==> flow/design.v <==
module Traffic_Light (
	input clk,
	input rst,
	output reg [31:0] numar,
	output reg [31:0] count_sec,
	output reg impuls,
	output reg rosu,
	output reg verde,
	output reg galben,
	input switch,
	output reg led5,
	output reg leds,             
    output reg detect,
	output reg rosu_p,
	output reg verde_p,
	output reg schimb,
	output reg stins1
);
parameter t_verde = 3;
parameter t_galben = 6;
parameter t_rosu = 15;
parameter t_asteapta = 5;
parameter nrstop = 12000000;  
always @(posedge clk or negedge rst) begin  
		if (~rst) begin
			numar <= 0;
			impuls <= 0;
		end else if (numar < nrstop) begin
			numar <= numar + 1;  
			impuls <= 0;
		end else begin
			numar <= 0;
			impuls <= 1;
		end 
	end
always @(posedge clk or negedge rst) begin 
    if(~rst) begin
        count_sec<= 0;
        leds <= 1;
    end else if (count_sec == t_rosu+t_verde+t_galben+t_asteapta) begin
        count_sec <= 0;
    end else if (impuls == 1 && schimb == 1) begin  
        count_sec <=count_sec+1 ;
        leds <= ~leds;
    end
end
always @(posedge clk or negedge rst) begin  
    if(~rst) begin
      schimb <= 0;
    end else begin
      detect <= ~switch;    
      if (detect) begin
        schimb <= 1;  
      end
      if (count_sec == t_rosu+t_galben+t_verde+t_asteapta) begin
          schimb <= 0;
      end
    end
end
always @(posedge clk or negedge rst) begin
	if(~rst) begin       
      verde <= 0;
      galben <= 1;
      rosu  <= 1;
      rosu_p <= 0;
      verde_p <= 1;
	  led5 <= 1;
	  stins1 <=1;
		end else if(schimb == 1)begin
		if (count_sec ==t_verde ) begin  
			rosu <= 1;    
			galben <= 0; 
			verde <= 1; 
			rosu_p <= 0;
			verde_p <= 1;
		end else if (count_sec == t_galben+t_verde) begin  
			rosu <= 0;    
			galben <= 1; 
			verde <= 1; 
			rosu_p <= 1;
			verde_p <= 0;
		end else if (count_sec == t_rosu+t_galben+t_verde) begin  
			rosu <= 1;    
			galben <= 1;  
			verde <= 0; 
			rosu_p <= 0;
			verde_p <= 1;
		end
	end
end
endmodule
Step by step through the tools: Traffic_Light
What the tools print for Traffic_Light, step after step.
Lines are those of the file above, counted from 1.
Cell names lack the library's common part.
{ "design": {"top_module": "Traffic_Light", "clock_port": "clk", "lib": "sky130hd", "corner": "tt_025C_1v80"} }

Word level
Counts by Yosys on the flattened word-level netlist (proc, flatten, opt, wreduce; memories kept). Register bits leave out memories and registers merged into their read ports (data or address). Print and check cells are left out. Cells with the same type and inputs are merged into one.
{ "word_totals": {"rom_bits": 0, "ff_bits": 72, "memories": 0, "latchBits": 0, "ram_bits": 0, "clocked_rd_ports_x_width": 0, "word_cells": 41} }
{ "op_classes": {"multipliers": 0, "div": 0, "addsub": 2, "equal": 4, "cmp": 1, "n_reduce_logical": 6, "shift": 0, "muxes": 15, "bitwise": 3} }
{ "ops": {"columns": ["operator", "count"], "rows": [
  ["32-bit two-way mux", 3],
  ["32-bit by 1-bit adder with 32-bit output with constant B", 2],
  ["32-bit by 5-bit equality test with 1-bit output with constant B", 2],
  ["32-bit by 2-bit equality test with 1-bit output with constant B", 1],
  ["32-bit by 24-bit < comparator with 1-bit output with constant B", 1],
  ["32-bit by 4-bit equality test with 1-bit output with constant B", 1],
  ["1-bit two-way mux", 12],
  ["2-bit AND reduction", 2],
  ["2-bit nonzero test", 2],
  ["1-bit inverter", 3],
  ["3-bit nonzero test", 1],
  ["1-bit logical AND", 1]
]} }

Logic depth
Longest topological path by Yosys (ltp), each cell counted once; first at word level (registers and memories cut), then after technology mapping (sequential cells cut; the memories' decode and read muxes count).
{ "logic_depth": {"depth_word": 4, "abc_area": 0, "mapped_depth": 6} }

Synthesis result
Yosys stat after the flow's synthesis: flattened, memories mapped to cells. It holds for the ABC_AREA given above (unset counts as 0); a run with the other value may have another netlist.
Totals and module areas in this step are rounded.
{ "synth_totals": {"cell_count": 338, "buffers": 16, "mapped_area_mm2": 0.00348, "ffs": 72, "seq_area_mm2": 0.00181} }
{ "by_type": {"columns": ["type", "count"], "rows": [
  ["dfrtp_1", 68],
  ["xnor2_1", 33],
  ["nand4_1", 22],
  ["xor2_1", 12],
  ["nand3_1", 19],
  ["nand2_1", 25],
  ["nor4_1", 15],
  ["dfstp_2", 3],
  ["a21oi_1", 15],
  ["a22oi_1", 8],
  ["nor2_1", 15],
  ["ha_1", 4],
  ["nor3_1", 10],
  ["or4_1", 6],
  ["and3_1", 7],
  ["and4_1", 5],
  ["clkbuf_1", 10],
  ["inv_1", 10]
]} }
Other cell types: 24; their cells: 51.

Worst setup path after synthesis
OpenSTA on the mapped netlist: ideal clock, no wires. The path of least setup slack (recovery checks aside). Input and output delay are each 20% of the period. Register names are those of the netlist, which keeps one name where synthesis merged equal registers.
{ "synth_timing": {"kind": "register to register", "startpoint": "reg numar[5]", "endpoint": "reg numar[21]", "required_ns": 1.923, "delay_ns": 1.965, "n_path_buf": 1, "arrival_ns": 1.878, "tclk_ns": 2.01, "path_stages": 6, "path_slack_ns": 0.044, "launch_ns": 0.000, "period_less_setup_slack_ns": 1.966} }
"delay_ns" = arrival - input delay + setup time.
"path_stages": output pins that drive a net of the path, with the launching flip-flop's if there is one; two outputs of one cell count as two.
"period_less_setup_slack_ns" = period - worst setup slack (recovery checks aside). The figure is calculated, with input and output delays left at 20% of the set period.
The rows between start and end are the longest chain of elaborated cells between them; the timing report does not say that the signal goes this way. Where chains are equally long, one stands for them.
Each line given opens the expression or statement behind the cell; cells for indexed reads and writes are added by Yosys, which also makes memories of some case tables.
A register here has more assigning lines than the two given.
{ "synth_via": {"cell_sequence": "dfrtp_1 -> nand3_1 -> or4_1 -> buf_2 -> or4_1 -> a22oi_1", "elab_chain_cells": 2} }
{ "synth_lines": {"columns": ["element", "line", "rtl"], "rows": [
  ["from (decl)", 4, "output reg [31:0] numar,"],
  ["from (assign)", 26, "numar <= 0;"],
  ["from (assign)", 29, "numar <= numar + 1;"],
  ["32-bit by 1-bit adder with 32-bit output", 29, null],
  ["32-bit two-way mux", 28, "end else if (numar < nrstop) begin"],
  ["to (assign)", 26, null],
  ["to (assign)", 29, null],
  ["to (decl)", 4, null]
]} }

Worst path after layout
From the final timing report of flow run 1: the path of least setup slack in the routed layout; clock arrival at registers is part of the times.
{ "layout_timing": {"kind": "register to register", "startpoint": "reg numar[5]", "endpoint": "reg numar[21]", "path_stages": 5, "arrival_ns": 2.36, "tclk_ns": 2.7, "path_slack_ns": 0.59, "launch_ns": 0.34, "required_ns": 2.95, "n_path_buf": 0} }
The rows between start and end are the longest chain of elaborated cells between them; the timing report does not say that the signal goes this way. Where chains are equally long, one stands for them.
A register here has more assigning lines than the two given.
{ "layout_via": {"cell_sequence": "dfrtp_1 -> nand3_1 -> or4_1 -> or4_1 -> a22oi_1", "elab_chain_cells": 2} }
{ "layout_lines": {"columns": ["element", "line", "rtl"], "rows": [
  ["from (decl)", 4, "output reg [31:0] numar,"],
  ["from (assign)", 26, "numar <= 0;"],
  ["from (assign)", 29, "numar <= numar + 1;"],
  ["32-bit by 1-bit adder with 32-bit output", 29, null],
  ["32-bit two-way mux", 28, "end else if (numar < nrstop) begin"],
  ["to (assign)", 26, null],
  ["to (assign)", 29, null],
  ["to (decl)", 4, null]
]} }

Settings and measured results of 2 stored flow runs for module Traffic_Light (sky130hd), not sorted in any way. The constraints put input and output delay at 20% of the set period each and load the outputs with 0.01 pF.
"worst_setup_path_time_ns" is the time allowed to the run's worst setup path (the clock period less input and output delay, where it has them) less its slack. Clock arrival times count: a late capture clock shortens it, a late launch clock lengthens it.
The results are shown rounded.

Flow run 1
==> flow/run.sh <==
#!/bin/bash
# the make line also repeats the synthesis and layout settings of config.mk as NAME=value (left out here)
make -C /OpenROAD-flow-scripts/flow DESIGN_CONFIG=/design/flow/config.mk WORK_HOME=/design/flow/orfs CLKGATE_MAP_FILE= finish
==> flow/config.mk <==
export PLATFORM = sky130hd
export DESIGN_NAME = Traffic_Light
export DESIGN_NICKNAME = Traffic_Light
export VERILOG_FILES = /design/flow/design.v
export SDC_FILE = /design/flow/constraint.sdc
export NUM_CORES = 4
export LEC_CHECK = 0
export CAP_MARGIN = 0
export CELL_PAD_IN_SITES_DETAIL_PLACEMENT = 1
export CELL_PAD_IN_SITES_GLOBAL_PLACEMENT = 1
export CORE_MARGIN = 5
export CORE_UTILIZATION = 26
export CTS_CLUSTER_SIZE = 30
export GPL_ROUTABILITY_DRIVEN = 1
export MAX_ROUTING_LAYER = met5
export PLACE_DENSITY_LB_ADDON = 0.13
export SLEW_MARGIN = 5
==> flow/constraint.sdc <==
create_clock -name core_clock -period 2.7 [get_ports {clk}]
set_input_delay 0.5400 -clock core_clock [delete_from_list [all_inputs] [get_ports {clk}]]
set_output_delay 0.5400 -clock core_clock [all_outputs]
set_load 0.01 [all_outputs]

==> results of flow run 1, as JSON <==
{
  "worst_setup_path_time_ns": 2.11,
  "path_kind": "register to register",
  "final_cell_area_mm2": 0.00473,
  "setup_ws_ns": 0.593,
  "die_footprint_mm2": 0.0158,
  "synthArea_mm2": 0.00348,
  "final_util_pct": 35.9
}

Flow run 2
==> flow/run.sh <==
#!/bin/bash
# the make line also repeats the synthesis and layout settings of config.mk as NAME=value (left out here)
make -C /OpenROAD-flow-scripts/flow DESIGN_CONFIG=/design/flow/config.mk WORK_HOME=/design/flow/orfs CLKGATE_MAP_FILE= finish
==> flow/config.mk <==
export PLATFORM = sky130hd
export DESIGN_NAME = Traffic_Light
export DESIGN_NICKNAME = Traffic_Light
export VERILOG_FILES = /design/flow/design.v
export SDC_FILE = /design/flow/constraint.sdc
export NUM_CORES = 4
export LEC_CHECK = 0
export CAP_MARGIN = 20
export CORE_MARGIN = 2
export CORE_UTILIZATION = 17
export CTS_CLUSTER_DIAMETER = 47
export CTS_CLUSTER_SIZE = 72
export PLACE_DENSITY = 0.36
export SETUP_SLACK_MARGIN = 0.52
export SLEW_MARGIN = 20
==> flow/constraint.sdc <==
create_clock -name core_clock -period 2.78 [get_ports {clk}]
set_input_delay 0.5560 -clock core_clock [delete_from_list [all_inputs] [get_ports {clk}]]
set_output_delay 0.5560 -clock core_clock [all_outputs]
set_load 0.01 [all_outputs]

==> results of flow run 2, as JSON <==
{
  "worst_setup_path_time_ns": 2.14,
  "path_kind": "register to register",
  "final_cell_area_mm2": 0.00492,
  "setup_ws_ns": 0.637,
  "die_footprint_mm2": 0.0217,
  "synthArea_mm2": 0.00348,
  "final_util_pct": 24.4
}
